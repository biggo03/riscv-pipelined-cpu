==> flow/design.v <==
`timescale 1ns / 1ps
module csr_regfile (
    input logic         clk_i,
    input logic         reset_i,
    input logic         csr_we_i,
    input logic [11:0]  csr_waddr_i,
    input logic [31:0]  csr_wdata_i,
    input  logic [11:0] csr_raddr_i,
    output logic [31:0] csr_rdata_o,
    input logic         retire_wb_i
);
    logic [31:0] mcycle_q;
    logic [31:0] mcycle_next;
    logic [31:0] mcycleh_q;
    logic [31:0] mcycleh_next;
    logic [31:0] minstret_q;
    logic [31:0] minstret_next;
    logic [31:0] minstreth_q;
    logic [31:0] minstreth_next;
    logic [31:0] mstatus_q;
    logic [31:0] mstatus_next;
    logic [31:0] mtest_status_q;
    logic [31:0] mtest_status_next;
    always_ff @(posedge clk_i) begin : csr_write_ff
        if (reset_i) begin
            mcycle_q       <= 32'h0;
            mcycleh_q      <= 32'h0;
            minstret_q     <= 32'h0;
            minstreth_q    <= 32'h0;
            mstatus_q      <= 32'h0;
            mtest_status_q <= 32'h0;
        end else begin
            mcycle_q       <= mcycle_next;
            mcycleh_q      <= mcycleh_next;
            minstret_q     <= minstret_next;
            minstreth_q    <= minstreth_next;
            mstatus_q      <= mstatus_next;
            mtest_status_q <= mtest_status_next;
        end
    end
    always_comb begin : csr_read_comb
        unique case (csr_raddr_i)
            12'hB00      : csr_rdata_o = (csr_we_i && csr_waddr_i == csr_raddr_i) ? csr_wdata_i : mcycle_q;
            12'hB80     : csr_rdata_o = (csr_we_i && csr_waddr_i == csr_raddr_i) ? csr_wdata_i : mcycleh_q;
            12'hB02    : csr_rdata_o = (csr_we_i && csr_waddr_i == csr_raddr_i) ? csr_wdata_i : minstret_q;
            12'hB82   : csr_rdata_o = (csr_we_i && csr_waddr_i == csr_raddr_i) ? csr_wdata_i : minstreth_q;
            12'h300     : csr_rdata_o = (csr_we_i && csr_waddr_i == csr_raddr_i) ? csr_wdata_i : mstatus_q;
            12'h7C0: csr_rdata_o = (csr_we_i && csr_waddr_i == csr_raddr_i) ? csr_wdata_i : mtest_status_q;
            default: csr_rdata_o = 32'h0;
        endcase
    end
    always_comb begin : csr_next_comb
        mstatus_next = csr_we_i && (12'h300 == csr_waddr_i) ? csr_wdata_i : mstatus_q;
        mtest_status_next = csr_we_i && (12'h7C0 == csr_waddr_i) ? csr_wdata_i : mtest_status_q;
        mcycle_next = (csr_we_i && csr_waddr_i == 12'hB00) ? csr_wdata_i : mcycle_q + 1;
        if (~csr_we_i || csr_waddr_i != 12'hB80) begin
            mcycleh_next = mcycleh_q + (mcycle_q == 32'hFFFF_FFFF);
        end else begin
            mcycleh_next = csr_wdata_i;
        end
        if (~csr_we_i || csr_waddr_i != 12'hB02) begin
            minstret_next = (retire_wb_i) ? minstret_q + 1 : minstret_q;
        end else begin
            minstret_next = csr_wdata_i;
        end
        if (~csr_we_i || csr_waddr_i != 12'hB82) begin
            minstreth_next = (retire_wb_i) ? minstreth_q + (minstret_q == 32'hFFFF_FFFF) : minstret_q;
        end else begin
            minstreth_next = csr_wdata_i;
        end
    end
endmodule
# Tool chain data of csr_regfile
# What the tools print for csr_regfile, step after step.
# Lines are those of the file above, counted from 1.
# Operators: Yosys type, input widths -> output width; for muxes data width and select width s.
# Library cell names are shortened.
design:
  top: "csr_regfile"
  clock: "clk_i"
  lib: "sky130hd"
  corner: "tt_025C_1v80"

# Word level
# Source: Yosys, flattened and elaborated, memories not mapped. Widths are those after wreduce. Registers that Yosys merges into a memory's read port (data or address) are not register bits. Print and check cells do not count. Equal cells are merged and count once.
classes:
  add_sub_neg: 4
  mul: 0
  div_mod_pow: 0
  compare: 0
  equal: 16
  n_shift: 0
  muxes: 13
  n_logic: 1
  reduce_and_logical: 7
op_table:
  columns: ["op", "n"]
  rows:
  - ["$mux 32", 12]
  - ["$pmux 32 s6", 1]
  - ["$add 32x1->32", 2]
  - ["$add 32x1->32 const B", 2]
  - ["$eq 32x32->1 const B", 2]
  - ["$eq 12x12->1 const B", 5]
  - ["$ne 12x12->1 const B", 3]
  - ["$eq 10x12->1 const A", 1]
  - ["$eq 11x12->1 const A", 1]
  - ["$eq 12x10->1 const B", 1]
  - ["$eq 12x11->1 const B", 1]
  - ["$eq 12x12->1", 1]
  - ["$logic_and 1x1->1", 4]
  - ["$logic_or 1x1->1", 3]
  - ["$ne 2x2->1 const B", 1]
  - ["$not 1->1", 1]
word_totals:
  regBits: 192
  latchBits: 0
  ram_bits: 0
  rom_bits: 0
  clocked_rd_ports_x_width: 0
  n_memories: 0
  input_bits: 60
  wordCells: 47

# Depth
# Depth = most cells in a row (Yosys ltp): at word level without a register or memory, in the mapped netlist without a sequential cell, where the memories' decode and read muxes count.
depth:
  word_depth: 4
  ABC_AREA: 0
  ltp_mapped: 13

# After synthesis
# Yosys stat after the flow's synthesis: flattened, memories mapped to cells. It holds for the ABC_AREA given above (unset counts as 0); a run with the other value may have another netlist.
# The area totals of this step are shown rounded.
types:
  columns: ["cell", "n"]
  rows:
  - ["dfxtp_1", 192]
  - ["nor2_1", 223]
  - ["a211oi_1", 109]
  - ["mux2i_1", 57]
  - ["xor2_1", 65]
  - ["nand2_1", 151]
  - ["xnor2_1", 63]
  - ["a21oi_1", 60]
  - ["clkbuf_1", 79]
  - ["nand3_1", 53]
  - ["a222oi_1", 21]
  - ["nand4_1", 30]
  - ["and3_1", 24]
  - ["o2111ai_1", 17]
  - ["and4_1", 13]
  - ["a221oi_1", 12]
  - ["o21ai_1", 21]
  - ["nor3_1", 19]
# Other cell types: 45; their cells: 192.
synth_totals:
  cell_count: 1401
  mapped_area_um2: 11200
  sequential_area_um2: 3840
  ffs: 192
  buf_cells: 108

# Timing after synthesis
# Source: OpenSTA report_checks on the synthesized netlist (no wires, ideal clock, input and output delay 20% of the period each), path of least setup slack; recovery checks are left aside. Register names are those of the netlist, which keeps one name where synthesis merged equal registers.
synth_path:
  kind: "flip-flop to flip-flop"
  from: "reg minstret_q[23]"
  to: "reg minstreth_q[31]"
  tclk_ns: 2.9
  setup_ns: 0.101
  launch_ns: 0.000
  arrival_time_ns: 3.038
  required_time_ns: 2.799
  setup_slack_ns: -0.239
  path_delay_ns: 3.139
  driving_pins: 13
  period_less_setup_slack_ns: 3.139
# "path_delay_ns" = arrival - input delay + setup time.
# "driving_pins": output pins that drive a net of the path, with the launching flip-flop's if there is one; two outputs of one cell count as two.
# "period_less_setup_slack_ns" = period - worst setup slack (recovery checks aside). The figure is calculated, with input and output delays left at 20% of the set period.
# Between the ends stands the longest chain of elaborated cells between them, by number of cells; it is not shown to be the way that was timed. Of several equally long chains one is given.
# A line is the first line of the expression or statement that the cell stems from. Yosys adds cells for indexed reads and writes and turns some case tables into memories.
synth_via:
  cell_sequence: "dfxtp_1 and4_1 nand3_1 or2_2 nor4_1 ha_1 nand2_1 nor4_4 and3_1 buf_4 nand4_1 xor2_1 o41ai_1"
  elab_chain_len: 4
  cone_cells: 4
  classes_between: "1 x add/sub; 1 x eq/ne; 2 x mux"
synth_rtl:
  columns: ["element", "line", "text"]
  rows:
  - ["from (decl)", 16, "logic [31:0] minstret_q;"]
  - ["from (assign)", 28, "minstret_q     <= 32'h0;"]
  - ["from (assign)", 35, "minstret_q     <= minstret_next;"]
  - ["$eq 32x32->1", 67, "minstreth_next = (retire_wb_i) ? minstreth_q + (minstret_q == 32'hFFFF_FFFF) : minstret_q;"]
  - ["$add 32x1->32", 67, null]
  - ["$mux 32", 67, null]
  - ["$mux 32", 66, "if (~csr_we_i || csr_waddr_i != 12'hB82) begin"]
  - ["to (assign)", 29, "minstreth_q    <= 32'h0;"]
  - ["to (assign)", 36, "minstreth_q    <= minstreth_next;"]
  - ["to (decl)", 18, "logic [31:0] minstreth_q;"]

# Worst path after layout
# Path of least setup slack in the final report of record 1 (OpenROAD, finished layout, wires in). Where an end is a register, its clock arrival counts in the times.
layout_path:
  kind: "input port to output port"
  from: "in csr_raddr_i[11]"
  to: "out csr_rdata_o[2]"
  tclk_ns: 5.9
  in_delay_ns: 1.18
  launch_ns: 1.18
  arrival_time_ns: 4.29
  required_time_ns: 4.72
  setup_slack_ns: 0.43
  driving_pins: 8
# Between the ends stands the longest chain of elaborated cells between them, by number of cells; it is not shown to be the way that was timed. Of several equally long chains one is given.
layout_via:
  cell_sequence: "clkdlybuf4s50_1 or3b_1 buf_4 nor2_1 nand3_1 a21o_1 a21oi_1 clkdlybuf4s50_1"
  elab_chain_len: 4
  cone_cells: 15
  classes_between: "7 x eq/ne; 7 x mux; 1 x reduce/logical"
layout_rtl:
  columns: ["element", "line", "text"]
  rows:
  - ["from (decl)", 8, "input  logic [11:0] csr_raddr_i,"]
  - ["$eq 12x12->1", 48, "12'h7C0: csr_rdata_o = (csr_we_i && csr_waddr_i == csr_raddr_i) ? csr_wdata_i : mtest_status_q;"]
  - ["$logic_and 1x1->1", 48, null]
  - ["$mux 32", 48, null]
  - ["$pmux 32 s6", 42, "unique case (csr_raddr_i)"]
  - ["to (decl)", 9, "output logic [31:0] csr_rdata_o,"]

Hand-over note for csr_regfile

Measured data: module csr_regfile, platform sky130hd, 2 stored runs of the flow under differing settings, order arbitrary. Input and output delays are each 20% of the period that was set; the output load is 0.01 pF.
"clock_period_reached_ns" means the clock period less the worst setup slack. The figure is calculated, with input and output delays left at 20% of the set period.
"totalPower_mw": no workload was simulated; the value follows from the tool's default switching activity.
Values from the reports are rounded here.

--- record 1 ---
==> flow/run.sh <==
#!/bin/bash
# the make line also repeats the synthesis and layout settings of config.mk as NAME=value (left out here)
make -C /OpenROAD-flow-scripts/flow DESIGN_CONFIG=/design/flow/config.mk WORK_HOME=/design/flow/orfs CLKGATE_MAP_FILE= finish
==> flow/config.mk <==
export PLATFORM = sky130hd
export DESIGN_NAME = csr_regfile
export DESIGN_NICKNAME = csr_regfile
export VERILOG_FILES = /design/flow/design.v
export SDC_FILE = /design/flow/constraint.sdc
export NUM_CORES = 4
export LEC_CHECK = 0
export CAP_MARGIN = 20
export CORE_ASPECT_RATIO = 1.02
export CORE_MARGIN = 2
export CORE_UTILIZATION = 16
export CTS_CLUSTER_DIAMETER = 335
export PLACE_DENSITY = 0.84
export SETUP_SLACK_MARGIN = 0.36
export SLEW_MARGIN = 20
==> flow/constraint.sdc <==
create_clock -name core_clock -period 5.9 [get_ports {clk_i}]
set_input_delay 1.1800 -clock core_clock [delete_from_list [all_inputs] [get_ports {clk_i}]]
set_output_delay 1.1800 -clock core_clock [all_outputs]
set_load 0.01 [all_outputs]

==> results, as YAML <==
results:
  timing.setup.ws_ns: 0.434
  ys_area_um2: 11200
  clock_period_reached_ns: 5.466
  hold_worst_slack_ns: 0.458
  fin_tns_ns: 0.000
  totalPower_mw: 2.65
  die_footprint_um2: 72400
  finish.utilization_pct: 19.6

--- record 2 ---
==> flow/run.sh <==
#!/bin/bash
# the make line also repeats the synthesis and layout settings of config.mk as NAME=value (left out here)
make -C /OpenROAD-flow-scripts/flow DESIGN_CONFIG=/design/flow/config.mk WORK_HOME=/design/flow/orfs CLKGATE_MAP_FILE= finish
==> flow/config.mk <==
export PLATFORM = sky130hd
export DESIGN_NAME = csr_regfile
export DESIGN_NICKNAME = csr_regfile
export VERILOG_FILES = /design/flow/design.v
export SDC_FILE = /design/flow/constraint.sdc
export NUM_CORES = 4
export LEC_CHECK = 0
export ABC_AREA = 1
export CAP_MARGIN = 20
export CELL_PAD_IN_SITES_DETAIL_PLACEMENT = 2
export CELL_PAD_IN_SITES_GLOBAL_PLACEMENT = 1
export CORE_MARGIN = 7
export CORE_UTILIZATION = 57
export CTS_CLUSTER_DIAMETER = 269
export GPL_ROUTABILITY_DRIVEN = 0
export MIN_ROUTING_LAYER = met2
export PLACE_DENSITY = 0.67
export SLEW_MARGIN = 15
export TNS_END_PERCENT = 85
==> flow/constraint.sdc <==
create_clock -name core_clock -period 3.47 [get_ports {clk_i}]
set_input_delay 0.6940 -clock core_clock [delete_from_list [all_inputs] [get_ports {clk_i}]]
set_output_delay 0.6940 -clock core_clock [all_outputs]
set_load 0.01 [all_outputs]

==> results, as YAML <==
outcome: "not finished: placement ended with error GPL-0301"

End of note.
